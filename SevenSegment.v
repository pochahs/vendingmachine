==> flow/design.v <==
`timescale 1ns / 1ps
module SevenSegment(clk, rst ,value, SEG);
      input clk, rst;
      input [7:0] value;
      output[27:0] SEG;
      reg[27:0] SEG;      
      reg [3:0] value_h, value_t;        
      always @(posedge clk) begin
           if(rst==1) begin
                value_h <= value%10;
                value_t <= value/10; 
           end
           SEG[6:0] <= 7'b0000001;
           SEG[13:7] <= 7'b0000001; 
      case(value_h)
           0: SEG[20:14] <= 7'b0000001;
           1: SEG[20:14] <= 7'b1001111;
           2: SEG[20:14] <= 7'b0010010;
           3: SEG[20:14] <= 7'b0000110;
           4: SEG[20:14] <= 7'b1001100;
           5: SEG[20:14] <= 7'b0100100;
           6: SEG[20:14] <= 7'b0100000;
           7: SEG[20:14] <= 7'b0001111;
           8: SEG[20:14] <= 7'b0000000;
           9: SEG[20:14] <= 7'b0000100;
           default: SEG[20:14] <= 7'b0;
      endcase
      case(value_t)
           0: SEG[27:21] <= 7'b0000001;
           1: SEG[27:21] <= 7'b1001111;
           2: SEG[27:21] <= 7'b0010010;
           3: SEG[27:21] <= 7'b0000110;
           4: SEG[27:21] <= 7'b1001100;
           5: SEG[27:21] <= 7'b0100100;
           6: SEG[27:21] <= 7'b0100000;
           7: SEG[27:21] <= 7'b0001111;
           8: SEG[27:21] <= 7'b0000000;
           9: SEG[27:21] <= 7'b0000100;
           default: SEG[27:21] <= 7'b0;
      endcase
      end
endmodule
Step by step through the tools: SevenSegment
What the tools print for SevenSegment, step after step.
Lines are those of the file above, counted from 1.
Cell names lack the library's common part.
{"block": "inputs", "top_module": "SevenSegment", "clk_port": "clk", "cell_library": "sky130hd", "lib_corner": "tt_025C_1v80"}

Word level
Source: Yosys, flattened and elaborated, memories not mapped. Widths are those after wreduce; folded enables and synchronous resets count as part of the registers. Registers that Yosys merges into a memory's read port (data or address) are not register bits. Print and check cells do not count. Equal cells are merged and count once.
Yosys's memory passes give these memory sizes; they may raise the number of words (mostly to a power of two), join words into wider ones and drop unused or constant bits.
{"block": "bits", "ff_bits": 8, "latchBits": 0, "mem_bits_rw": 0, "romBits": 224, "clocked_rd_ports_x_width": 14, "mem_count": 2, "in_bits": 10, "output_inout_bits": 28, "wordCells": 6}
{"block": "memory_table", "name": "(no name shown)", "words": 16, "width": 7, "read_ports": 1, "wr": 0, "line_no": 15, "rtl": "case(value_h)"}
{"block": "memory_table", "name": "(no name shown)", "words": 16, "width": 7, "read_ports": 1, "wr": 0, "line_no": 28, "rtl": "case(value_t)"}
{"block": "classes", "n_addsub": 0, "mul": 0, "n_div": 2, "n_cmp": 0, "n_eq": 0, "n_shift": 0, "n_mux": 0, "n_logic": 0, "reduce_and_logical": 0}
{"block": "op_table", "cell": "8-bit by 4-bit divider with 32-bit output with constant B", "n": 1}
{"block": "op_table", "cell": "8-bit by 4-bit modulo with 32-bit output with constant B", "n": 1}

Logic depth
Depth = most cells in a row (Yosys ltp): at word level without a register or memory, in the mapped netlist without a sequential cell, where the memories' decode and read muxes count.
{"block": "logic_depth", "word_depth": 1, "ABC_AREA": 1, "depth_mapped": 23}

Netlist
The flow's flattened synthesis, as Yosys stat reports it; memories are mapped. The netlist is that of the ABC_AREA named above (0 if unset); the other value can give another one.
{"block": "by_type", "cell": "dfxtp_1", "n": 14, "area_total_um2": 280.269}
{"block": "by_type", "cell": "edfxtp_1", "n": 8, "area_total_um2": 240.23}
{"block": "by_type", "cell": "nand2_1", "n": 52, "area_total_um2": 195.187}
{"block": "by_type", "cell": "ha_1", "n": 11, "area_total_um2": 137.632}
{"block": "by_type", "cell": "buf_4", "n": 14, "area_total_um2": 105.101}
{"block": "by_type", "cell": "inv_1", "n": 24, "area_total_um2": 90.086}
{"block": "by_type", "cell": "nand3_1", "n": 17, "area_total_um2": 85.082}
{"block": "by_type", "cell": "nand3_4", "n": 3, "area_total_um2": 52.55}
{"block": "by_type", "cell": "nand2_2", "n": 7, "area_total_um2": 43.792}
{"block": "by_type", "cell": "nand3_2", "n": 4, "area_total_um2": 40.038}
{"block": "by_type", "cell": "nand4_1", "n": 6, "area_total_um2": 37.536}
{"block": "by_type", "cell": "o22ai_1", "n": 6, "area_total_um2": 37.536}
{"block": "by_type", "cell": "inv_2", "n": 7, "area_total_um2": 26.275}
{"block": "by_type", "cell": "nor2_2", "n": 4, "area_total_um2": 25.024}
{"block": "by_type", "cell": "nand2_4", "n": 2, "area_total_um2": 22.522}
{"block": "by_type", "cell": "nor2_1", "n": 6, "area_total_um2": 22.522}
{"block": "by_type", "cell": "nand4_4", "n": 1, "area_total_um2": 21.27}
{"block": "by_type", "cell": "a21oi_1", "n": 4, "area_total_um2": 20.019}
Other cell types: 14; their cells: 19.
{"block": "synth_totals", "stdcells": 209, "mapped_area_um2": 1637.8, "sequential_area_um2": 520.5, "ffs": 22}

Timing after synthesis
Path of least setup slack by OpenSTA after synthesis, without wires, with an ideal clock, recovery checks aside; 20% of the period is set as input and as output delay. Where synthesis merged equal registers, the netlist keeps one of their names.
{"block": "synth_timing", "path_type": "in2reg", "from": "in value[5]", "to": "reg value_h[1]", "tclk_ns": 6.87, "setup_ns": 0.253, "launch_ns": 1.374, "arrival_ns": 3.396, "required_time_ns": 6.617, "slack_ns": 3.221, "path_delay_ns": 2.275, "driving_pins": 20, "path_buffers": 0, "period_less_setup_slack_ns": 3.649}
"path_delay_ns" = arrival - input delay + setup time.
"driving_pins" counts driving pins, that of a launching flip-flop among them; a cell with two outputs on the path counts twice.
"period_less_setup_slack_ns" is the clock period less the worst setup slack; recovery checks do not enter. This is arithmetic on one report: input and output delays are still those of the set period (20% each).
The rows between start and end are the longest chain of elaborated cells between them; the timing report does not say that the signal goes this way. Where chains are equally long, one stands for them.
A line is the first line of the expression or statement that the cell stems from. Yosys adds cells for indexed reads and writes and turns some case tables into memories.
{"block": "synth_between", "cell_sequence": "inv_1 > nand2_2 > ha_1 > inv_1 > a21oi_1 > nor2_2 > o21ai_1 > nand2_2 > nand2_1 > nand2_1 > nand2_1 > nand2_1 > nor3_2 > nand3_1 > nand2_1 > inv_2 > nand2_2 > nand4_4 > nand2_1 > nand2_1", "elab_chain_len": 1, "cells_between": 1, "classes_between": "1 x div"}
{"block": "synth_rtl", "element": "from (decl)", "line_no": 4, "rtl": "input [7:0] value;"}
{"block": "synth_rtl", "element": "8-bit by 4-bit modulo with 32-bit output", "line_no": 10, "rtl": "value_h <= value%10;"}
{"block": "synth_rtl", "element": "to (assign)", "line_no": 10}
{"block": "synth_rtl", "element": "to (decl)", "line_no": 7, "rtl": "reg [3:0] value_h, value_t;"}

Lab notebook: SevenSegment

Settings of 2 stored flow runs for module SevenSegment (sky130hd), not sorted in any way. The constraints put input and output delay at 20% of the set period each and load the outputs with 0.01 pF.

{"run": "run 1", "settings": { "period_ns": 4.32, "CORE_UTILIZATION": 51, "SETUP_SLACK_MARGIN": -0.2, "PLACE_DENSITY_LB_ADDON": 0.15, "HOLD_SLACK_MARGIN": 0.14, "CORE_ASPECT_RATIO": 0.94, "CELL_PAD_IN_SITES_DETAIL_PLACEMENT": 2, "ABC_AREA": 1, "GPL_TIMING_DRIVEN": 0, "GPL_ROUTABILITY_DRIVEN": 0, "CAP_MARGIN": 15, "SLEW_MARGIN": 20, "MAX_ROUTING_LAYER": "met4", "CORE_MARGIN": 2 }, "outcome": "did not finish, placement stopped with DPL-0033"}
{"run": "run 2", "settings": { "period_ns": 3.62, "CORE_UTILIZATION": 71, "SETUP_SLACK_MARGIN": 0.19, "PLACE_DENSITY": 0.4, "CORE_ASPECT_RATIO": 1.12, "CORE_MARGIN": 3, "TNS_END_PERCENT": 10, "ABC_AREA": 0, "GPL_TIMING_DRIVEN": 0, "GPL_ROUTABILITY_DRIVEN": 1, "CTS_CLUSTER_SIZE": 46, "SLEW_MARGIN": 10, "CAP_MARGIN": 20 }, "outcome": "did not finish, routing stopped with DPL-0038"}
